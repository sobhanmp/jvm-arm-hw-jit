==> flow/design.v <==
module count_rom(output reg[5 - 1:0] count, input wire [7:0] opcode);
    always @(opcode) begin
        case (opcode)
            8'b00010000: count = 5'd1;
            8'b00010001: count = 5'd2;
            8'b00010010: count = 5'd1;
            8'b00010011: count = 5'd2;
            8'b00010100: count = 5'd2;
            8'b00010101: count = 5'd1;
            8'b00010110: count = 5'd1;
            8'b00010111: count = 5'd1;
            8'b00011000: count = 5'd1;
            8'b00011001: count = 5'd1;
            8'b00110110: count = 5'd1;
            8'b00110111: count = 5'd1;
            8'b00111000: count = 5'd1;
            8'b00111001: count = 5'd1;
            8'b00111010: count = 5'd1;
            8'b10000100: count = 5'd2;
            8'b10011001: count = 5'd2;
            8'b10011010: count = 5'd2;
            8'b10011011: count = 5'd2;
            8'b10011100: count = 5'd2;
            8'b10011101: count = 5'd2;
            8'b10011110: count = 5'd2;
            8'b10011111: count = 5'd2;
            8'b10100000: count = 5'd2;
            8'b10100001: count = 5'd2;
            8'b10100010: count = 5'd2;
            8'b10100011: count = 5'd2;
            8'b10100100: count = 5'd2;
            8'b10100101: count = 5'd2;
            8'b10100110: count = 5'd2;
            8'b10100111: count = 5'd2;
            8'b10101000: count = 5'd2;
            8'b10101001: count = 5'd1;
            8'b10101010: count = 5'd16;
            8'b10101011: count = 5'd8;
            8'b10110010: count = 5'd2;
            8'b10110011: count = 5'd2;
            8'b10110100: count = 5'd2;
            8'b10110101: count = 5'd2;
            8'b10110110: count = 5'd2;
            8'b10110111: count = 5'd2;
            8'b10111000: count = 5'd2;
            8'b10111001: count = 5'd4;
            8'b10111010: count = 5'd4;
            8'b10111011: count = 5'd2;
            8'b10111100: count = 5'd1;
            8'b10111101: count = 5'd2;
            8'b11000000: count = 5'd2;
            8'b11000001: count = 5'd2;
            8'b11000101: count = 5'd3;
            8'b11000110: count = 5'd2;
            8'b11000111: count = 5'd2;
            8'b11001000: count = 5'd4;
            8'b11001001: count = 5'd4;
            default: count = 5'd0;
        endcase
    end
endmodule
module read_count(
  output reg [5-1:0] count, input [7:0] iram_data,
  input [3 - 1: 0] state, input reset, input clk);
  wire [5-1:0] count_rom_count;
  count_rom c(.count(count_rom_count), .opcode(iram_data));
  always@(posedge clk or negedge reset) begin
    if (reset) begin
      if (state == 1) begin
        count <= count_rom_count;
      end
    end
    else
      count <= 0;
  end
endmodule
Reports on read_count
Tool output for the design above, in the order of the flow. Line numbers count from 1 in the design file above. Operators carry their Yosys type and port widths (W data, S select, Z words). The mark n/a stands for no value.

Top module: read_count. Clock: clk. Cell library: sky130hd. Library corner: tt_025C_1v80.

Elaborated design
Counts by Yosys on the flattened word-level netlist (proc, flatten, opt, wreduce; memories kept). Register bits leave out memories and registers merged into their read ports (data or address); mux counts leave out enables and synchronous resets folded into registers. Print and check cells are left out. Cells with the same type and inputs are merged into one. Memory sizes are those after Yosys's memory passes, which may raise the word count (mostly to a power of two), join words into wider ones and drop unused or constant bits.

Under register bits stands 0. The entry for memory bits (read-only) reads 1280. Under clocked read ports x word width stands 5. For memories the number is 1. The figure for input bits is 13. The figure for output and inout bits is 5. Under word-level cells stands 3.

Under eq/ne operators stands 1. For reduce/logical cells the number is 1.

Memories: (no name shown) (depth 256, bits a word 5, rd ports 1, wr ports 0, line 3) `case (opcode)`.

Operator list (number): $eq A3 B1 Y1 const B (1); $logic_not A1 Y1 (1).

Logic depth
Depth = most cells in a row (Yosys ltp): at word level without a register or memory, in the mapped netlist without a sequential cell, where the memories' decode and read muxes count.

Word-level depth: 1. For ABC_AREA the number is 0. Gate-level depth with buffers: 6.

After synthesis
Source: synth_stat.txt of the flow (Yosys; design flattened, memories mapped). It holds for the ABC_AREA given above (unset counts as 0); a run with the other value may have another netlist.

Cells by type (number): sky130_fd_sc_hd__dfrtp_1 (5); sky130_fd_sc_hd__ha_1 (7); sky130_fd_sc_hd__nand2b_1 (4); sky130_fd_sc_hd__buf_4 (3); sky130_fd_sc_hd__inv_1 (6); sky130_fd_sc_hd__nor4_4 (1); sky130_fd_sc_hd__nor3_1 (4); sky130_fd_sc_hd__nor2b_1 (3); sky130_fd_sc_hd__a22o_1 (2); sky130_fd_sc_hd__a22oi_1 (2); sky130_fd_sc_hd__nand2_1 (4); sky130_fd_sc_hd__nor2_1 (4); sky130_fd_sc_hd__o31ai_1 (2); sky130_fd_sc_hd__buf_6 (1); sky130_fd_sc_hd__mux2i_1 (1); sky130_fd_sc_hd__o21ai_0 (2); sky130_fd_sc_hd__o32a_1 (1); sky130_fd_sc_hd__a2111oi_0 (1).

Other cell types: 15; their cells: 15.

For standard cells after synthesis the number is 68. The figure for chip area (Yosys) is 590.6 um^2. The figure for flip-flop cells is 5. For buffer cells the number is 4.

By module: a second synthesis without flattening, with its own total; a netlist apart from the flattened one above.

Under cells (unflattened synthesis) stands 68. Under area (unflattened synthesis) stands 618.1 um^2.

Each row is one instance without its submodules.

By module: count_rom (instances 1, cells 57, area 417.9 um^2, sequential area 0.0 um^2); read_count (instances 1, cells 11, area 200.2 um^2, sequential area 125.1 um^2).

Worst setup path after synthesis
OpenSTA on the mapped netlist: ideal clock, no wires. The path of least setup slack (recovery checks aside). Input and output delay are each 20% of the period. Register names are those of the netlist, which keeps one name where synthesis merged equal registers.

Path type: input port to flip-flop. From: in state[1]. To: reg count[3]. The figure for clock period is 2.67 ns. Under data arrival time stands 1.648 ns. Data required time: 2.604 ns. Under path slack stands 0.957 ns. For delay of the path the number is 1.180 ns. The entry for stages on the path reads 5. Period reached after synthesis: 1.713 ns.

"delay of the path" is the arrival time less input delay plus setup time. "stages on the path" counts driving pins, that of a launching flip-flop among them; a cell with two outputs on the path counts twice. "period reached after synthesis" = period - worst setup slack (recovery checks aside). The figure is calculated, with input and output delays left at 20% of the set period. Between the ends stands the longest chain of elaborated cells between them, by number of cells; it is not shown to be the way that was timed. Of several equally long chains one is given. Each line given opens the expression or statement behind the cell; cells for indexed reads and writes are added by Yosys, which also makes memories of some case tables.

Cell sequence: sky130_fd_sc_hd__or3b_1 -> sky130_fd_sc_hd__buf_6 -> sky130_fd_sc_hd__or2_4 -> sky130_fd_sc_hd__nor4_4 -> sky130_fd_sc_hd__a22o_1. The figure for cells in the longest elaborated chain is 1. For elaborated cells on any way between the ends the number is 1. Classes of those cells: 1 x eq/ne.

RTL lines, path after synthesis: start: declaration (line 64) `input [3 - 1: 0] state, input reset, input clk);`; $eq A3 B1 Y1 (line 69) `if (state == 1) begin`; end: declaration (line 63) `output reg [5-1:0] count, input [7:0] iram_data,`.

--- runs ---
module read_count, platform sky130hd, 2 stored runs of the flow under differing settings, order arbitrary. Input and output delays are each 20% of the period that was set; the output load is 0.01 pF.

Run 1 has these settings: period_ns 2.32; CORE_UTILIZATION 56; PLACE_DENSITY 0.64; CORE_ASPECT_RATIO 0.67; CELL_PAD_IN_SITES_DETAIL_PLACEMENT 1; GPL_TIMING_DRIVEN 1; GPL_ROUTABILITY_DRIVEN 1; CAP_MARGIN 30; SLEW_MARGIN 10; MIN_ROUTING_LAYER met2; MAX_ROUTING_LAYER met5; CORE_MARGIN 2. Outcome: did not finish, floorplanning stopped with PDN-0185.

Run 2 has these settings: period_ns 1.11; CORE_UTILIZATION 72; SETUP_SLACK_MARGIN 0.14; PLACE_DENSITY_LB_ADDON 0.27; HOLD_SLACK_MARGIN 0.24; CELL_PAD_IN_SITES_GLOBAL_PLACEMENT 0; GPL_ROUTABILITY_DRIVEN 0; CTS_CLUSTER_SIZE 82; CAP_MARGIN 40; SLEW_MARGIN 15; MAX_ROUTING_LAYER met5; CORE_MARGIN 2. Outcome: did not finish, floorplanning stopped with PDN-0185.
--- end ---
